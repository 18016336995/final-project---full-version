==> flow/design.v <==
module I2S_Serf(clk, rst_n, I2S_sclk, I2S_ws, I2S_data, lft_chnnl, rght_chnnl, vld);
input clk, rst_n, I2S_data, I2S_sclk, I2S_ws;
output logic [23:0] lft_chnnl, rght_chnnl;
output logic vld;
logic sclk_rise, sclk_fall, rise_det, fall_det;
logic temp1, temp2;
always_ff @(posedge clk, negedge rst_n)begin
    if(!rst_n) begin
        rise_det <= 1'b0;  
	temp1 <= 1'b0;
    end
    else begin
	temp1 <= I2S_sclk; 
        rise_det <= temp1;
    end
end
assign sclk_rise = (~rise_det) && temp1;  
always_ff @(posedge clk, negedge rst_n)begin
    if(!rst_n) begin
        fall_det <= 1'b0;  
	temp2 <= 1'b0;
    end
    else begin
	temp2 <= I2S_ws;
        fall_det <= temp2;
    end
end
assign sclk_fall = (~temp2) && fall_det;  
reg [47:0]shft_reg, shft_temp;
always_ff @(posedge clk or negedge rst_n) begin
    if(!rst_n)
        shft_reg <= 48'b0;  
    else
        shft_reg <= shft_temp;
end
assign shft_temp = (sclk_rise)? {shft_reg[46:0], I2S_data} : shft_reg;  
assign lft_chnnl = shft_reg[47:24];  
assign rght_chnnl = shft_reg[23:0];  
logic [4:0]bit_cntr, cntr_temp1, cntr_temp2;
logic eq22, eq23, eq24;
logic clr_cnt;
always_ff @(posedge clk, negedge rst_n) begin
    if(!rst_n)
        bit_cntr <= 0;  
    else
        bit_cntr <= cntr_temp2;
end
assign cntr_temp1 = (sclk_rise)? bit_cntr+1: bit_cntr;  
assign cntr_temp2 = (clr_cnt)? 5'b0 : cntr_temp1;  
assign eq22 = (bit_cntr == 5'd22)? 1:0;  
assign eq23 = (bit_cntr == 5'd23)? 1:0; 
assign eq24 = (bit_cntr == 5'd24)? 1:0; 
logic check22, check23;
and check0(check22, eq22, ~I2S_ws, sclk_rise); 
and check1(check23, eq23, I2S_ws, sclk_rise);
typedef enum logic[1:0] {IDLE, WAIT, LEFT, RIGHT} state_t;  
state_t state, nxt_state;
always_ff @(posedge clk, negedge rst_n) begin
    if(!rst_n)
	state <= IDLE;  
    else
	state <= nxt_state;
end
always_comb begin
	nxt_state = state;
	clr_cnt = 0;
	vld = 0;
	case(state) 
	IDLE: 
	    if(sclk_fall == 1'b1)
		nxt_state = WAIT;  
	WAIT:
	    if(sclk_rise == 1'b1)begin
		clr_cnt = 1;
		nxt_state = LEFT; 
	    end
	LEFT:
	    if(eq24 == 1'b1)begin
		clr_cnt = 1;
		nxt_state = RIGHT;  
	    end
	RIGHT:
	    if(check22||check23)
		nxt_state = IDLE;  
	    else if(eq24)begin
		clr_cnt = 1;
		vld = 1;
		nxt_state = LEFT;  
	    end
	endcase
	end
endmodule
* From RTL to reports: I2S_Serf
The steps from the RTL of I2S_Serf to its reports follow in flow order. Lines are those of the file above, counted from 1. Operators carry their Yosys type and port widths (W data, S select, Z words). Not given: n/a
Set-up: design top I2S_Serf, clock input clk, cell library sky130hd, library corner tt_025C_1v80

* Word level
Yosys after proc, flatten, opt, wreduce and memory -nomap, before mapping. Memory bits, and registers merged into a memory's read port (data or address), are not among the register bits. Print and check cells are not counted. Equal cells are merged and count once.
Cells by class: eq/ne operators 10, reductions and logical operators 7, add/subtract/negate cells 1, bitwise logic cells 7, mux-type cells 16
Operators by type and width (count):
- $eq A5 B5 Y1 const B | 3
- $mux W5 | 2
- $mux W2 | 5
- $pmux W2 S4 | 1
- $ne A2 B2 Y1 const B | 3
- $mux W1 | 6
- $add A5 B1 Y5 const B | 1
- $and A1 B1 Y1 | 4
- $eq A2 B2 Y1 const B | 2
- $reduce_and A4 Y1 | 1
- $pmux W1 S4 | 1
- $not A1 Y1 | 3
- $ne A3 B3 Y1 const B | 1
- $reduce_or A3 Y1 | 1
- $logic_and A1 B1 Y1 | 2
- $eq A2 B1 Y1 const B | 1
- $logic_not A2 Y1 | 1
- $reduce_bool A2 Y1 | 1
- $pmux W1 S2 | 1
- $logic_or A1 B1 Y1 | 1
Bit counts: output and inout bits 49, register bits 59

* Logic depth
Longest topological path by Yosys (ltp), each cell counted once; first at word level (registers and memories cut), then after technology mapping (sequential cells cut; the memories' decode and read muxes count).
Logic depth: depth after elaboration 8, ABC_AREA 0, gate-level depth with buffers 5

* Synthesis result
Source: synth_stat.txt of the flow (Yosys; design flattened, memories mapped). It holds for the ABC_AREA given above (unset counts as 0); a run with the other value may have another netlist. The area totals of this step are shown rounded.
Cells by type (count):
- sky130_fd_sc_hd__dfrtp_1 | 60
- sky130_fd_sc_hd__nand2_1 | 148
- sky130_fd_sc_hd__buf_2 | 11
- sky130_fd_sc_hd__ha_1 | 3
- sky130_fd_sc_hd__dfstp_2 | 1
- sky130_fd_sc_hd__a21oi_1 | 4
- sky130_fd_sc_hd__o21ai_0 | 4
- sky130_fd_sc_hd__inv_1 | 4
- sky130_fd_sc_hd__nor2_1 | 4
- sky130_fd_sc_hd__or4_1 | 2
- sky130_fd_sc_hd__nand2b_4 | 1
- sky130_fd_sc_hd__or4b_4 | 1
- sky130_fd_sc_hd__a31oi_1 | 2
- sky130_fd_sc_hd__buf_6 | 1
- sky130_fd_sc_hd__a221o_1 | 1
- sky130_fd_sc_hd__mux2i_1 | 1
- sky130_fd_sc_hd__nand3_1 | 2
- sky130_fd_sc_hd__a21oi_2 | 1
Not listed: further types 10, cells in them 10.
Mapped netlist: buffers 13, flip-flops 61, standard cells after synthesis 261, mapped area 0.00242 mm^2

* Worst setup path after synthesis
Source: OpenSTA report_checks on the synthesized netlist (no wires, ideal clock, input and output delay 20% of the period each), path of least setup slack; recovery checks are left aside. Register names are those of the netlist, which keeps one name where synthesis merged equal registers.
Path post-synthesis: path type register to output, start register bit_cntr[0], end output vld, path buffers 0, stages 5, data arrival time 1050 ps, external output delay 564 ps, delay of the path 1050 ps, period 2820 ps, slack 1206 ps, synthesis period reached 1614 ps
"delay of the path" = arrival - input delay + setup time. At an output port there is no setup time. "stages" counts driving pins, that of a launching flip-flop among them; a cell with two outputs on the path counts twice. "synthesis period reached" = period - worst setup slack (recovery checks aside). The figure is calculated, with input and output delays left at 20% of the set period. Between the ends stands the longest chain of elaborated cells between them, by number of cells; it is not shown to be the way that was timed. Of several equally long chains one is given. A line is the first line of the expression or statement that the cell stems from. Yosys adds cells for indexed reads and writes and turns some case tables into memories.
On the way, post-synthesis: cell sequence sky130_fd_sc_hd__dfrtp_1 -> sky130_fd_sc_hd__inv_1 -> sky130_fd_sc_hd__ha_1 -> sky130_fd_sc_hd__nand4b_1 -> sky130_fd_sc_hd__nor2_1, length of the longest elaborated chain 7
Ends and longest elaborated chain, post-synthesis:
- start: declaration | line 39 | logic [4:0]bit_cntr, cntr_temp1, cntr_temp2;
- start: assignment | line 44 | bit_cntr <= 0;
- start: assignment | line 46 | bit_cntr <= cntr_temp2;
- $eq A5 B5 Y1 | line 50 | assign eq22 = (bit_cntr == 5'd22)? 1:0;
- $mux W1 | line 50
- $and A1 B1 Y1 x2 | line 54 | and check0(check22, eq22, ~I2S_ws, sclk_rise);
- $logic_or A1 B1 Y1 | line 83 | if(check22||check23)
- $mux W1 | line 83
- $pmux W1 S2 | line 68 | case(state)
- end: declaration | line 4 | output logic vld;

* Path in the finished layout
Path of least setup slack in the final report of record 1 (OpenROAD, finished layout, wires in). Where an end is a register, its clock arrival counts in the times. The path's times are printed in steps of 10 ps; the period is the one set.
Path after layout: path type register to output, start register bit_cntr[0], end output vld, period 1610 ps, slack -20 ps, data arrival time 1310 ps, stages 6, path buffers 1, external output delay 320 ps
Between the ends stands the longest chain of elaborated cells between them, by number of cells; it is not shown to be the way that was timed. Of several equally long chains one is given.
On the way, after layout: cell sequence sky130_fd_sc_hd__dfrtp_1 -> sky130_fd_sc_hd__inv_2 -> sky130_fd_sc_hd__ha_4 -> sky130_fd_sc_hd__nand4b_1 -> sky130_fd_sc_hd__nor2_2 -> sky130_fd_sc_hd__buf_2, length of the longest elaborated chain 7
Ends and longest elaborated chain, after layout:
- start: declaration | line 39 | logic [4:0]bit_cntr, cntr_temp1, cntr_temp2;
- start: assignment | line 44 | bit_cntr <= 0;
- start: assignment | line 46 | bit_cntr <= cntr_temp2;
- $eq A5 B5 Y1 | line 50 | assign eq22 = (bit_cntr == 5'd22)? 1:0;
- $mux W1 | line 50
- $and A1 B1 Y1 x2 | line 54 | and check0(check22, eq22, ~I2S_ws, sclk_rise);
- $logic_or A1 B1 Y1 | line 83 | if(check22||check23)
- $mux W1 | line 83
- $pmux W1 S2 | line 68 | case(state)
- end: declaration | line 4 | output logic vld;

# Flow runs of I2S_Serf

Module I2S_Serf, platform sky130hd: 2 stored runs of the flow (Yosys, OpenROAD) with differing settings, in no particular order. Input and output delays are each 20% of the period that was set; the output load is 0.01 pF.
"time on the worst setup path" is the time allowed to the run's worst setup path (the clock period less input and output delay, where it has them) less its slack. Clock arrival times count: a late capture clock shortens it, a late launch clock lengthens it.
"overall power" is the tool's figure for a default switching activity; nothing was simulated.
"time on the worst setup path" is known to 10 ps.
The results are shown rounded.

* Record 1 | settings: period_ns 1.61; CORE_UTILIZATION 30; CAP_MARGIN 20; CORE_MARGIN 2; SLEW_MARGIN 20 | results: area of the synthesized netlist 0.00242 mm^2; total die area 0.00881 mm^2; standard-cell area after routing 0.00342 mm^2; worst slack on setup checks -24 ps; overall power 3.85 mW; time on the worst setup path 1310 ps; critical path type register to output
* Record 2 | settings: period_ns 1.11; CORE_UTILIZATION 46; PLACE_DENSITY_LB_ADDON 0.25; CORE_MARGIN 9; GPL_TIMING_DRIVEN 0; CTS_CLUSTER_DIAMETER 45; CAP_MARGIN 20; MAX_ROUTING_LAYER met4; SLEW_MARGIN 20 | results: area of the synthesized netlist 0.00242 mm^2; total die area 0.0082 mm^2; standard-cell area after routing 0.00386 mm^2; worst slack on setup checks -454 ps; overall power 5.60 mW; time on the worst setup path 1340 ps; critical path type register to output
