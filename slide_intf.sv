==> flow/design.v <==
module A2D_intf
(
	input			clk,		 
	input			rst_n,		 
	input			strt_cnv,	 
	input [2:0]		chnnl,		 
	output logic		cnv_cmplt,	 
	output [11:0]		res,		 
	output			SS_n,		 
	output			SCLK,		 
	output			MOSI,		 
	input			MISO		 
);
logic		snd, done, done2;	 
logic [15:0]	cmd, resp;		 
assign cmd = {2'b00, chnnl, 11'h000};
assign res = resp[11:0];
SPI_mnrch	SPI_1(.clk(clk), .rst_n(rst_n), .snd(snd), .cmd(cmd), .MISO(MISO), .SS_n(SS_n),
		.SCLK(SCLK), .MOSI(MOSI), .done(done), .resp(resp));
typedef enum reg [1:0] {IDLE, CONVERT_1, WAIT, CONVERT_2} state_t;
state_t		state, nxt_state;
always_ff @(posedge clk, negedge rst_n) begin
   if (!rst_n) begin				 
      cnv_cmplt <= 1'b0;
      state <= IDLE;
   end
   else begin
      state <= nxt_state;
      if (done2) begin				 
	 cnv_cmplt <= 1'b1;
      end
      else begin				 
	 cnv_cmplt <= 1'b0;
      end
   end
end
always_comb begin
   nxt_state = state;
   snd = 1'b0;
   done2 = 1'b0;
   case (state)
      IDLE: begin
	 if (strt_cnv) begin
	    snd = 1'b1;
	    nxt_state = CONVERT_1;
	 end
      end
      CONVERT_1: begin
	 if (done) begin
	    nxt_state = WAIT;
	 end
      end
      WAIT: begin
	 snd = 1'b1;
	 nxt_state = CONVERT_2;
      end
      CONVERT_2: begin
	 if (done) begin
	    done2 = 1'b1;
	    nxt_state = IDLE;
	 end
      end
      default: nxt_state = IDLE;
   endcase
end
endmodule
module SPI_mnrch(clk, rst_n, snd, cmd, done, resp, SS_n, SCLK, MOSI, MISO);
    input clk, rst_n, snd;
    input [15:0] cmd;
    output done;
    output [15:0] resp;
    input MISO;
    output SS_n, SCLK, MOSI;
    logic ld_SCLK, shft, full;
    logic [4:0] SCLK_div;
    logic [4:0] bit_cntr;
    logic done16, init;
    logic [15:0] shft_reg;
    logic set_done;
    logic done_ff, SS_n_ff;
    always_ff @(posedge clk, negedge rst_n) begin : SCLK_assign
        if(!rst_n)
            SCLK_div <= 0;
        else begin
            if(ld_SCLK)
                SCLK_div <= 5'b10111;
            else
                SCLK_div <= SCLK_div + 1'b1;
        end
    end
    assign SCLK = SCLK_div[4];
    assign shft = (SCLK_div == 5'b10001) ? 1'b1 : 0;
    assign full = (&SCLK_div) ? 1'b1 : 0;
    always_ff @(posedge clk, negedge rst_n) begin : bit_counter
        if(!rst_n)
            bit_cntr <= 0;
        else begin
            if(init)
                bit_cntr <= 5'b00000;
            else begin
                if(shft)
                    bit_cntr <= bit_cntr + 1'b1;
            end
        end
    end
    assign done16 = (bit_cntr === 5'b10000) ? 1 : 0;
    always_ff @(posedge clk, negedge rst_n) begin : shifter
        if(!rst_n)
            shft_reg <= 16'b0;
        else begin
            if(init)
                shft_reg <= cmd;
            else if({init, shft} == 2'b01)
                shft_reg <= {shft_reg[14:0], MISO};
        end
    end
    assign MOSI = shft_reg[15];
    assign resp = shft_reg;
    typedef enum logic [1:0] {IDLE, SHIFTING, TRAILING} state_t;
    state_t state, nxt_state;
    always_ff @(posedge clk, negedge rst_n) begin : state_ff
        if(!rst_n)
            state <= IDLE;  
        else
            state <= nxt_state;
    end
    always_comb begin : state_machine
        nxt_state = state;
        ld_SCLK = 1'b0;
        init = 1'b0;
        set_done = 1'b0;
        case(state)
            IDLE: begin
                if(snd) begin
                    init = 1'b1;
                    ld_SCLK = 1'b1;
                    nxt_state = SHIFTING;
                end
            end
            SHIFTING: begin
                if(done16)
                    nxt_state = TRAILING;
            end
            TRAILING: begin
                if(full) begin
                    set_done = 1'b1; 
                    nxt_state = IDLE;
                end
            end
            default: nxt_state = IDLE;
        endcase
    end
    always_ff @(posedge clk, negedge rst_n) begin : done_assign
        if(!rst_n)
            done_ff <= 1'b0;
        else begin
            if(init)
                done_ff <= 1'b0;
            if(set_done)
                done_ff <= 1'b1;
        end
    end
    assign done = done_ff;
    always_ff @(posedge clk, negedge rst_n) begin : SS_n_assign
        if(!rst_n)
            SS_n_ff <= 1'b1;
        else begin
            if(init)
                SS_n_ff <= 1'b0;
            if(set_done)
                SS_n_ff <= 1'b1;
        end
    end
    assign SS_n = SS_n_ff;
endmodule
module slide_intf(POT_LP, POT_B1, POT_B2, POT_B3, POT_HP, POT_VOL, SS_n, SCLK, MOSI, MISO, clk, rst_n);
    input clk, rst_n, MISO;
    output logic [11:0] POT_LP, POT_B1, POT_B2, POT_B3, POT_HP, POT_VOL;
    output SS_n, SCLK, MOSI;
    logic [11:0] res;
    logic [2:0] chnnl, cmplt_counter;
    logic strt_cnv, cnv_cmplt;
    logic en_LP, en_B1, en_B2, en_B3, en_HP, en_VOL;  
    A2D_intf iA2D(.chnnl(chnnl), .strt_cnv(strt_cnv), .clk(clk), .rst_n(rst_n), .MISO(MISO), 
		.cnv_cmplt(cnv_cmplt), .res(res), .SS_n(SS_n), .SCLK(SCLK), .MOSI(MOSI));
    always_ff @(posedge clk, negedge rst_n) begin: LP
        if(!rst_n)
            POT_LP <= 0;
        else if(en_LP)
            POT_LP <= res; 
    end
    always_ff @(posedge clk, negedge rst_n) begin: B1
        if(!rst_n)
            POT_B1 <= 0;
        else if(en_B1)
            POT_B1 <= res; 
    end
    always_ff @(posedge clk, negedge rst_n) begin: B2
        if(!rst_n)
            POT_B2 <= 0;
        else if(en_B2)
            POT_B2 <= res; 
    end
    always_ff @(posedge clk, negedge rst_n) begin: B3
        if(!rst_n)
            POT_B3 <= 0;
        else if(en_B3)
            POT_B3 <= res; 
    end   
    always_ff @(posedge clk, negedge rst_n) begin: HP
        if(!rst_n)
            POT_HP <= 0;
        else if(en_HP)
            POT_HP <= res; 
    end  
    always_ff @(posedge clk, negedge rst_n) begin: VOL
        if(!rst_n)
            POT_VOL <= 0;
        else if(en_VOL)
            POT_VOL <= res; 
    end
    typedef enum logic[3:0] {IDLE,START, CHANNEL1,CHANNEL2,CHANNEL3,CHANNEL4,CHANNEL5,CHANNEL6} state_t;
    state_t state, nxt_state;
    always_ff @(posedge clk, negedge rst_n) begin : RRsequencer
        if(!rst_n)
            state <= IDLE; 
        else
            state <= nxt_state;
    end
    always_ff @(posedge clk, negedge rst_n) begin : cnv_cmplt_counter
        if(!rst_n)
            cmplt_counter <= 3'b0; 
        else if (cmplt_counter == 3'd6)
            cmplt_counter <= 3'b0;
        else if (cnv_cmplt)
            cmplt_counter <= cmplt_counter + 1;
    end   
    always_comb begin
        strt_cnv = 1'b0;
        nxt_state = state;
        en_LP = 1'b0;
        en_B1 = 1'b0;
        en_B2 = 1'b0;
        en_B3 = 1'b0;
        en_HP = 1'b0;
        en_VOL = 1'b0;
        chnnl = 0;
        case(state)
            IDLE: begin
                nxt_state = START;
            end
            START: begin
                strt_cnv = 1'b1;
                chnnl = 3'b001;
                nxt_state = CHANNEL1;
            end
            CHANNEL1: begin
                if(cmplt_counter == 3'd1) begin
                    en_LP = 1'b1;
                    strt_cnv = 1'b1;
                    chnnl = 3'b000;
                    nxt_state = CHANNEL2;
                end   
            end
			CHANNEL2: begin
                if(cmplt_counter == 3'd2) begin
                    en_B1 = 1'b1;
                    strt_cnv = 1'b1;
                    chnnl = 3'b100;    
                    nxt_state = CHANNEL3;
                end
            end
            CHANNEL3: begin   
                if(cmplt_counter == 3'd3) begin
                    en_B2 = 1'b1;
                    strt_cnv = 1'b1;   
                    chnnl = 3'b010; 
                    nxt_state = CHANNEL4;
                end    
            end
            CHANNEL4: begin       
                if(cmplt_counter == 3'd4) begin 
                    en_B3 = 1'b1;
                    strt_cnv = 1'b1;
                    chnnl = 3'b011;     
                    nxt_state = CHANNEL5;
                end 
            end
            CHANNEL5: begin
                if(cmplt_counter == 3'd5) begin
                    en_HP = 1'b1;
                    strt_cnv = 1'b1;
                    chnnl = 3'b111;                  
                    nxt_state = CHANNEL6;
                end
            end
            CHANNEL6: begin   
                if(cmplt_counter == 3'd6) begin
                    en_VOL = 1'b1;
                    nxt_state = IDLE;
                end
            end
            default : nxt_state = state;
        endcase
    end
endmodule
; ---- Reports on slide_intf
; The steps from the RTL of slide_intf to its reports follow in flow order.
; Line numbers count from 1 in the design file above.
; Library cell names are shortened.
; Not given: -
[setup]
top = slide_intf
clock_port = clk
cell_library = sky130hd
lib_corner = tt_025C_1v80

; ---- Word-level counts
; Counts by Yosys on the flattened word-level netlist (proc, flatten, opt, wreduce; memories kept). Register bits leave out memories and registers merged into their read ports (data or address). Print and check cells are left out.
[classes]
n_addsub = 3
eq_ne = 33
muxes = 54
reduce_and_logical = 14
[op_table]
columns = op, n
row1 = parallel mux 4 bit (select 8 bit), 1
row2 = 2-to-1 mux 16 bit, 2
row3 = 2-to-1 mux 1 bit, 24
row4 = 2-to-1 mux 4 bit, 6
row5 = inequality test 2 bit with constant B, 11
row6 = == test 4 x 3 -> 1 bit with constant B, 4
row7 = 2-to-1 mux 2 bit, 8
row8 = parallel mux 3 bit (select 5 bit), 1
row9 = 2-to-1 mux 5 bit, 3
row10 = 2-to-1 mux 3 bit, 4
row11 = adder 5 x 1 -> 5 bit with constant B, 2
row12 = == test 3 bit with constant B, 3
row13 = nonzero test 2 bit, 4
row14 = == test 4 x 2 -> 1 bit with constant B, 2
row15 = nonzero test 8 bit, 1
row16 = parallel mux 2 bit (select 4 bit), 1
row17 = AND reduction 7 bit, 1
row18 = == test 2 x 1 -> 1 bit with constant B, 3
row19 = == test 2 bit with constant B, 3
row20 = == test 3 x 2 -> 1 bit with constant B, 2
row21 = AND reduction 3 bit, 2
row22 = parallel mux 2 bit (select 3 bit), 1
row23 = parallel mux 1 bit (select 6 bit), 1
row24 = == test 5 bit with constant B, 1
row25 = === test 5 bit with constant B, 1
row26 = AND reduction 5 bit, 1
row27 = zero test 2 bit, 2
row28 = == test 4 x 1 -> 1 bit with constant B, 1
; Other operator kinds: 8; their cells: 8.
[bits]
reg_bits = 112
in_bits = 3
output_inout_bits = 75
word_cells = 120

; ---- Longest topological paths
; Longest topological path by Yosys (ltp), each cell counted once; first at word level (registers and memories cut), then after technology mapping (sequential cells cut; the memories' decode and read muxes count).
[logic_depth]
word_depth = 10
abc_area = 0
depth_mapped = 8
ltp_nobuf = 6

; ---- Mapped cells and area
; The flow's flattened synthesis, as Yosys stat reports it; memories are mapped. The netlist is that of the ABC_AREA named above (0 if unset); the other value can give another one.
; Totals and module areas in this step are rounded.
[by_type]
columns = cell_type, n, type_area_um2
row1 = dfrtp_1, 115, 2877.76
row2 = mux2_2, 73, 822.038
row3 = nand2_1, 43, 161.405
row4 = dfstp_2, 4, 105.101
row5 = ha_1, 6, 75.072
row6 = mux2i_1, 7, 70.067
row7 = a21oi_1, 12, 60.058
row8 = a21oi_2, 6, 52.55
row9 = xor2_1, 5, 43.792
row10 = buf_2, 8, 40.038
row11 = o21ai_0, 8, 40.038
row12 = inv_1, 10, 37.536
row13 = nand2b_1, 5, 31.28
row14 = a21o_1, 4, 30.029
row15 = nor4bb_1, 3, 30.029
row16 = buf_4, 3, 22.522
row17 = buf_6, 2, 22.522
row18 = nor2_1, 6, 22.522
; Other cell types: 24; their cells: 34.
[synth_totals]
cells = 354
synth_area_um2 = 4815
sequential_area_um2 = 2983
flip_flops = 119
n_buf = 17
; The figures by module come from a second, unflattened synthesis with its own total; it is not the netlist above.
[unflattened]
hier_cells = 383
area_unflattened_um2 = 4873
; Each row is one instance without its submodules.
[by_module]
columns = module, n_inst, cells, mod_area_um2, mod_seq_area_um2
row1 = slide_intf, 1, 207, 3222, 2078
row2 = SPI_mnrch, 1, 159, 1456, 778.2
row3 = A2D_intf, 1, 17, 195.2, 126.4

; ---- Path before layout
; Source: OpenSTA report_checks on the synthesized netlist (no wires, ideal clock, input and output delay 20% of the period each), path of least setup slack; recovery checks are left aside. Register names are those of the netlist, which keeps one name where synthesis merged equal registers.
[synth_timing]
path_type = register -> register
start = register cmplt_counter[0]
end = register POT_B2[10]
period_ns = 2.74
setup_time_ns = 0.125
t_first_pin_ns = 0.000
t_arrival_ns = 1.801
required_time_ns = 2.615
slack_ns = 0.814
path_delay_ns = 1.926
stages = 7
path_buffers = 2
period_less_setup_slack_ns = 1.926
; "path_delay_ns" is the arrival time less input delay plus setup time.
; "stages" counts driving pins, that of a launching flip-flop among them; a cell with two outputs on the path counts twice.
; "period_less_setup_slack_ns" = period - worst setup slack (recovery checks aside). The figure is calculated, with input and output delays left at 20% of the set period.
; Between the ends stands the longest chain of elaborated cells between them, by number of cells; it is not shown to be the way that was timed. Of several equally long chains one is given.
; A line is the first line of the expression or statement that the cell stems from. Yosys adds cells for indexed reads and writes and turns some case tables into memories.
; At most two assigning lines are given for a register; there are more.
[synth_via]
cell_sequence = dfrtp_1 > buf_2 > and2_1 > ha_1 > nand2_1 > clkbuf_1 > mux2_2
elab_chain_len = 3
cells_between = 3
lines_between = 2
cone_classes = eq/ne (1); mux (2)
[synth_lines]
columns = item, line
row1 = "start, declared", 181  ; logic [2:0] chnnl, cmplt_counter;
row2 = "start, assigned", 232  ; cmplt_counter <= 3'b0;
row3 = "start, assigned", 236  ; cmplt_counter <= cmplt_counter + 1;
row4 = == test 3 x 2 -> 1 bit, 274  ; if(cmplt_counter == 3'd3) begin
row5 = 2-to-1 mux 1 bit, 274
row6 = 2-to-1 mux 1 bit, 248  ; case(state)
row7 = "end, assigned", 200  ; POT_B2 <= 0;
row8 = "end, assigned", 202  ; POT_B2 <= res;
row9 = "end, declared", 178  ; output logic [11:0] POT_LP, POT_B1, POT_B2, POT_B3, POT_HP, POT_VOL;

; ---- Worst path after layout
; From the final timing report of job 1: the path of least setup slack in the routed layout; clock arrival at registers is part of the times.
[layout_timing]
path_type = register -> register
start = register cmplt_counter[2]
end = register iA2D.SPI_1.SCLK_div[4]
period_ns = 2.33
setup_time_ns = 0.11
t_first_pin_ns = 0.42
t_arrival_ns = 2.48
required_time_ns = 2.63
slack_ns = 0.15
stages = 6
path_buffers = 0
; Between the ends stands the longest chain of elaborated cells between them, by number of cells; it is not shown to be the way that was timed. Of several equally long chains one is given.
; At most two assigning lines are given for a register; there are more.
[layout_via]
cell_sequence = dfrtp_1 > inv_2 > ha_1 > a21oi_1 > a31oi_2 > or2_1
elab_chain_len = 8
cells_between = 16
lines_between = 11
cone_classes = eq/ne (5); mux (11)
[layout_lines]
columns = item, line
row1 = "start, declared", 181  ; logic [2:0] chnnl, cmplt_counter;
row2 = "start, assigned", 232  ; cmplt_counter <= 3'b0;
row3 = "start, assigned", 236  ; cmplt_counter <= cmplt_counter + 1;
row4 = == test 3 bit, 290  ; if(cmplt_counter == 3'd5) begin
row5 = 2-to-1 mux 1 bit, 290
row6 = parallel mux 1 bit (select 6 bit), 248  ; case(state)
row7 = 2-to-1 mux 1 bit, 43  ; if (strt_cnv) begin
row8 = parallel mux 1 bit (select 3 bit), 41  ; case (state)
row9 = 2-to-1 mux 1 bit, 134  ; if(snd) begin
row10 = 2-to-1 mux 1 bit, 132  ; case(state)
row11 = 2-to-1 mux 5 bit, 85  ; if(ld_SCLK)
row12 = "end, assigned", 86  ; SCLK_div <= 5'b10111;
row13 = "end, assigned", 88  ; SCLK_div <= SCLK_div + 1'b1;
row14 = "end, declared", 75  ; logic [4:0] SCLK_div;

Subject: slide_intf on sky130hd, stored results

Hello all,

Module slide_intf, platform sky130hd: 2 stored runs of the flow (Yosys, OpenROAD) with differing settings, in no particular order. Input and output delays are each 20% of the period that was set; the output load is 0.01 pF.
"period_less_ws_ns": clock period set for the run, less the worst setup slack. It is reckoned from that one timing run; input and output delays stay at 20% of the period that was set.
"worst_path_time_ns" = time allowed to the worst setup path (clock period - input delay - output delay, where it has them) - its slack; a late launch clock adds to it, a late capture clock takes from it.
"final_power_w": no workload was simulated; the value follows from the tool's default switching activity.
The results are shown rounded.

# job 1
==> flow/run.sh <==
#!/bin/bash
# the make line also repeats the synthesis and layout settings of config.mk as NAME=value (left out here)
make -C /OpenROAD-flow-scripts/flow DESIGN_CONFIG=/design/flow/config.mk WORK_HOME=/design/flow/orfs CLKGATE_MAP_FILE= finish
==> flow/config.mk <==
export PLATFORM = sky130hd
export DESIGN_NAME = slide_intf
export DESIGN_NICKNAME = slide_intf
export VERILOG_FILES = /design/flow/design.v
export SDC_FILE = /design/flow/constraint.sdc
export NUM_CORES = 4
export LEC_CHECK = 0
export CAP_MARGIN = 20
export CORE_MARGIN = 2
export CORE_UTILIZATION = 40
export SETUP_SLACK_MARGIN = 0.08
export SLEW_MARGIN = 20
==> flow/constraint.sdc <==
create_clock -name core_clock -period 2.33 [get_ports {clk}]
set_input_delay 0.4660 -clock core_clock [delete_from_list [all_inputs] [get_ports {clk}]]
set_output_delay 0.4660 -clock core_clock [all_outputs]
set_load 0.01 [all_outputs]

==> job 1: results <==
utilization_frac=0.542
final_power_w=0.00481
setup_worst_slack_ns=0.147
period_less_ws_ns=2.183
yosys.chip_area_um2=4815
setupTns_ns=0.000
total_die_area_um2=12930
timing.hold.ws_ns=0.388
worst_path_time_ns=2.18
worst_path_kind="register -> register"

# job 2
==> flow/run.sh <==
#!/bin/bash
# the make line also repeats the synthesis and layout settings of config.mk as NAME=value (left out here)
make -C /OpenROAD-flow-scripts/flow DESIGN_CONFIG=/design/flow/config.mk WORK_HOME=/design/flow/orfs CLKGATE_MAP_FILE= finish
==> flow/config.mk <==
export PLATFORM = sky130hd
export DESIGN_NAME = slide_intf
export DESIGN_NICKNAME = slide_intf
export VERILOG_FILES = /design/flow/design.v
export SDC_FILE = /design/flow/constraint.sdc
export NUM_CORES = 4
export LEC_CHECK = 0
export ABC_AREA = 1
export CAP_MARGIN = 20
export CELL_PAD_IN_SITES_DETAIL_PLACEMENT = 1
export CORE_MARGIN = 8
export CORE_UTILIZATION = 24
export MAX_ROUTING_LAYER = met5
export MIN_ROUTING_LAYER = met2
export PLACE_DENSITY_LB_ADDON = 0.17
export SLEW_MARGIN = 20
export TNS_END_PERCENT = 65
==> flow/constraint.sdc <==
create_clock -name core_clock -period 2.34 [get_ports {clk}]
set_input_delay 0.4680 -clock core_clock [delete_from_list [all_inputs] [get_ports {clk}]]
set_output_delay 0.4680 -clock core_clock [all_outputs]
set_load 0.01 [all_outputs]

==> job 2: results <==
utilization_frac=0.333
final_power_w=0.004913
setup_worst_slack_ns=0.349
period_less_ws_ns=1.991
yosys.chip_area_um2=4746
setupTns_ns=0.000
total_die_area_um2=24530
timing.hold.ws_ns=0.392
worst_path_time_ns=1.99
worst_path_kind="register -> register"

Thanks
