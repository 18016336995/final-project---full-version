==> flow/design.v <==
module PDM(clk, rst_n, duty, PDM, PDM_n);
   input	clk, rst_n;			
	input [15:0] duty;			
	output reg PDM;
	output reg PDM_n;			
   logic [15:0]	A, B, f1, f2;
   logic greater;	 
   assign greater = (A >= f2) ? 1'b1 : 1'b0;
   always_ff @(posedge clk, negedge rst_n) begin
      if (!rst_n)
         A <= 1'b0;
      else 
         A <= duty;
   end
   always_comb begin
      if (greater)
         B = 16'hFFFF;
      else
         B = 16'h0000;
         f1 = B - A;
   end
   always_ff @(posedge clk, negedge rst_n) begin
      if (!rst_n)
         f2 <= 1'b0;
      else
         f2 <= f2 + f1;
   end
   always_ff @(posedge clk, negedge rst_n) begin
      if (!rst_n) begin
         PDM <= 1'b0;
         PDM_n <= 1'b1;
      end
      else begin
         PDM <= greater;
         PDM_n <= ~greater;  
      end
   end
endmodule
module spkr_drv(clk,rst_n,vld,lft_chnnl,rght_chnnl,lft_PDM,
                rght_PDM,lft_PDM_n,rght_PDM_n);
  input clk, rst_n;
  input vld;			 
  input signed [15:0] lft_chnnl;
  input signed [15:0] rght_chnnl;
  output lft_PDM;
  output rght_PDM;
  output lft_PDM_n;
  output rght_PDM_n;
  reg signed [15:0] lft_reg, rght_reg;
  always_ff @(posedge clk, negedge rst_n)
    if (!rst_n) begin
	  lft_reg <= 16'h0000;
	  rght_reg <= 16'h0000;
	end else if (vld) begin
	  lft_reg <= lft_chnnl ^ 16'h8000;		 
	  rght_reg <= rght_chnnl ^ 16'h8000;	 
	end
  PDM iLft(.clk(clk),.rst_n(rst_n),.duty(lft_reg),.PDM(lft_PDM),.PDM_n(lft_PDM_n));
  PDM iRght(.clk(clk),.rst_n(rst_n),.duty(rght_reg),.PDM(rght_PDM),.PDM_n(rght_PDM_n));
endmodule
# --- From RTL to reports: spkr_drv ---
# Tool output for the design above, in the order of the flow.
# Lines are those of the file above, counted from 1.
# Library cell names are shortened.
setup:
  top_module: "spkr_drv"
  clk_port: "clk"
  library: "sky130hd"
  corner: "tt_025C_1v80"

# --- Word-level counts ---
# Counts by Yosys on the flattened word-level netlist (proc, flatten, opt, wreduce; memories kept). Register bits leave out memories and registers merged into their read ports (data or address); mux counts leave out enables and synchronous resets folded into registers. Print and check cells are left out. Cells with the same type and inputs are merged into one.
word_totals:
  input_bits: 35
  ff_bits: 100
op_classes:
  muxes: 4
  logic: 4
  addsub: 4
  compare: 2
op_table:
  columns: ["operator", "count"]
  rows:
  - ["16-bit adder", 2]
  - ["16-bit subtractor", 2]
  - ["16-bit >= comparator", 2]
  - ["16-bit 2-to-1 mux", 2]
  - ["1-bit NOT", 4]
  - ["1-bit 2-to-1 mux", 2]

# --- Logic depth ---
# Longest topological path by Yosys (ltp), each cell counted once; first at word level (registers and memories cut), then after technology mapping (sequential cells cut; the memories' decode and read muxes count).
depth:
  ltp_word: 5
  abc_area: 0
  mapped_depth: 15
  depth_no_buf: 15

# --- Netlist ---
# Yosys stat after the flow's synthesis: flattened, memories mapped to cells. It holds for the ABC_AREA given above (unset counts as 0); a run with the other value may have another netlist.
# Totals and module areas in this step are rounded.
by_type:
  columns: ["cell", "count", "area_total_um2"]
  rows:
  - ["dfrtp_1", 98, 2.45E+03]
  - ["ha_1", 64, 800.768]
  - ["fa_1", 30, 600.576]
  - ["mux2_2", 30, 337.824]
  - ["inv_1", 79, 296.534]
  - ["xnor2_1", 24, 210.202]
  - ["a21oi_1", 31, 155.149]
  - ["xor2_1", 10, 87.584]
  - ["a21o_1", 9, 67.565]
  - ["dfstp_2", 2, 52.55]
  - ["nand2_1", 14, 52.55]
  - ["nor2_1", 14, 52.55]
  - ["o21bai_1", 7, 52.55]
  - ["o21ai_0", 8, 40.038]
  - ["o211ai_1", 5, 37.536]
  - ["o21a_1", 5, 37.536]
  - ["a2111oi_4", 1, 27.526]
  - ["a21oi_2", 3, 26.275]
# Not listed: further types 24, cells in them 45.
mapped:
  buf_cells: 4
  synth_area_mm2: 0.00571
  seq_area_mm2: 0.0025
  cells: 479
  ffs: 100
# The figures by module come from a second, unflattened synthesis with its own total; it is not the netlist above.
hier_totals:
  cells_unflattened: 510
  hier_area_mm2: 0.00624
# Rows give one instance, submodules left out.
modules:
  columns: ["mod", "seq_area_mm2", "cells", "area_mm2", "instances"]
  rows:
  - ["PDM", 0.000852, 220, 0.00245, 2]
  - ["spkr_drv", 0.000801, 70, 0.00133, 1]

# --- Timing after synthesis ---
# Path of least setup slack by OpenSTA after synthesis, without wires, with an ideal clock, recovery checks aside; 20% of the period is set as input and as output delay. Where synthesis merged equal registers, the netlist keeps one of their names.
synth_timing:
  path_kind: "register to register"
  startpoint: "register iRght.f2[11]"
  endpoint: "register iRght.f2[14]"
  period_ns: 5.66
  t_required_ns: 5.580
  setup_time_ns: 0.080
  slack_ns: 1.453
  t_first_pin_ns: 0.000
  arrival_ns: 4.127
  driving_pins: 15
  delay_ns: 4.207
  period_less_setup_slack_ns: 4.207
# "delay_ns" is the arrival time less input delay plus setup time.
# "driving_pins" counts driving pins, that of a launching flip-flop among them; a cell with two outputs on the path counts twice.
# "period_less_setup_slack_ns" is the clock period less the worst setup slack; recovery checks do not enter. This is arithmetic on one report: input and output delays are still those of the set period (20% each).
# Between the ends stands the longest chain of elaborated cells between them, by number of cells; it is not shown to be the way that was timed. Of several equally long chains one is given.
# Each line given opens the expression or statement behind the cell; cells for indexed reads and writes are added by Yosys, which also makes memories of some case tables.
synth_between:
  cell_sequence: "dfrtp_1 -> inv_1 -> ha_1 -> nand3_1 -> nor2_1 -> nand2_1 -> o211ai_1 -> fa_1 -> fa_1 -> a21oi_1 -> o221ai_1 -> a211oi_1 -> o21bai_1 -> a21oi_1 -> xnor2_1"
  elab_chain_cells: 5
  cone_cells: 5
  classes_between: "add/sub (2); compare (1); mux (2)"
synth_rtl:
  columns: ["element", "line_no", "source"]
  rows:
  - ["start: declaration", 6, "logic [15:0] A, B, f1, f2;"]
  - ["start: assignment", 24, "f2 <= 1'b0;"]
  - ["start: assignment", 26, "f2 <= f2 + f1;"]
  - ["16-bit >= comparator", 8, "assign greater = (A >= f2) ? 1'b1 : 1'b0;"]
  - ["1-bit 2-to-1 mux", 8, null]
  - ["16-bit 2-to-1 mux", 16, "if (greater)"]
  - ["16-bit subtractor", 20, "f1 = B - A;"]
  - ["16-bit adder", 26, null]
  - ["end: assignment", 24, null]
  - ["end: assignment", 26, null]
  - ["end: declaration", 6, null]
# Nets of the timed path that keep an RTL name, with a line that drives or declares them; the list need not be complete.
synth_named_nets:
  columns: ["net", "line_no"]
  rows:
  - ["iRght.greater", 8]

# --- Timing after layout ---
# From the final timing report of run 1: the path of least setup slack in the routed layout; clock arrival at registers is part of the times.
layout_timing:
  path_kind: "register to register"
  startpoint: "register iLft.f2[0]"
  endpoint: "register iLft.f2[10]"
  slack_ns: -0.90
  setup_time_ns: 0.07
  driving_pins: 17
  arrival_ns: 4.12
  t_first_pin_ns: 0.35
  t_required_ns: 3.22
  period_ns: 2.95
# Between the ends stands the longest chain of elaborated cells between them, by number of cells; it is not shown to be the way that was timed. Of several equally long chains one is given.
layout_between:
  cell_sequence: "dfrtp_1 -> inv_1 -> ha_1 -> nand2b_4 -> a2111oi_4 -> o31ai_2 -> a211oi_4 -> clkinvlp_4 -> buf_6 -> fa_2 -> fa_2 -> a21oi_4 -> o221ai_4 -> a21oi_4 -> o211ai_1 -> a21oi_1 -> xnor2_1"
  elab_chain_cells: 5
  cone_cells: 5
  classes_between: "add/sub (2); compare (1); mux (2)"
layout_rtl:
  columns: ["element", "line_no", "source"]
  rows:
  - ["start: declaration", 6, "logic [15:0] A, B, f1, f2;"]
  - ["start: assignment", 24, "f2 <= 1'b0;"]
  - ["start: assignment", 26, "f2 <= f2 + f1;"]
  - ["16-bit >= comparator", 8, "assign greater = (A >= f2) ? 1'b1 : 1'b0;"]
  - ["1-bit 2-to-1 mux", 8, null]
  - ["16-bit 2-to-1 mux", 16, "if (greater)"]
  - ["16-bit subtractor", 20, "f1 = B - A;"]
  - ["16-bit adder", 26, null]
  - ["end: assignment", 24, null]
  - ["end: assignment", 26, null]
  - ["end: declaration", 6, null]
# Nets of the timed path that keep an RTL name, with a line that drives or declares them; the list need not be complete.
layout_named_nets:
  columns: ["net", "line_no"]
  rows:
  - ["iLft.greater", 8]

# Top module spkr_drv; platform sky130hd; tools Yosys and OpenROAD; 2 stored runs in no particular order. Input and output delays are each 20% of the period that was set; the output load is 0.01 pF.
# "achievedPeriod_ns" = clock period - worst setup slack. The figure is calculated, with input and output delays left at 20% of the set period.
# "critical_path_time_ns": the worst setup path's part of the clock period (all of it between registers, 20% less for each end at a port) less its slack. A launch clock that arrives late makes it longer, a capture clock that arrives late makes it shorter.
# The results are shown rounded.
runs:
  - name: "run 1"
    settings:
      period_ns: 2.95
      CAP_MARGIN: 20
      CORE_MARGIN: 2
      CORE_UTILIZATION: 40
      SLEW_MARGIN: 20
    results:
      final_setup_ws_ns: -0.898
      achievedPeriod_ns: 3.848
      critical_path_time_ns: 3.85
      critical_path_type: "register to register"
      design.die.area_mm2: 0.0153
      yosys.chip_area_mm2: 0.00571
      util_frac: 0.594
      tns_ns: -17.3
      post_route_stdcell_area_mm2: 0.00827
  - name: "run 2"
    settings:
      period_ns: 8.0
      CORE_UTILIZATION: 34
      PLACE_DENSITY_LB_ADDON: 0.17
      CORE_MARGIN: 9
      CELL_PAD_IN_SITES_DETAIL_PLACEMENT: 0
      ABC_AREA: 1
      CTS_CLUSTER_DIAMETER: 211
      SLEW_MARGIN: 15
      CAP_MARGIN: 20
    results:
      final_setup_ws_ns: 4.32
      achievedPeriod_ns: 3.678
      critical_path_time_ns: 3.68
      critical_path_type: "register to register"
      design.die.area_mm2: 0.0228
      yosys.chip_area_mm2: 0.00601
      util_frac: 0.402
      tns_ns: 0.000
      post_route_stdcell_area_mm2: 0.00696
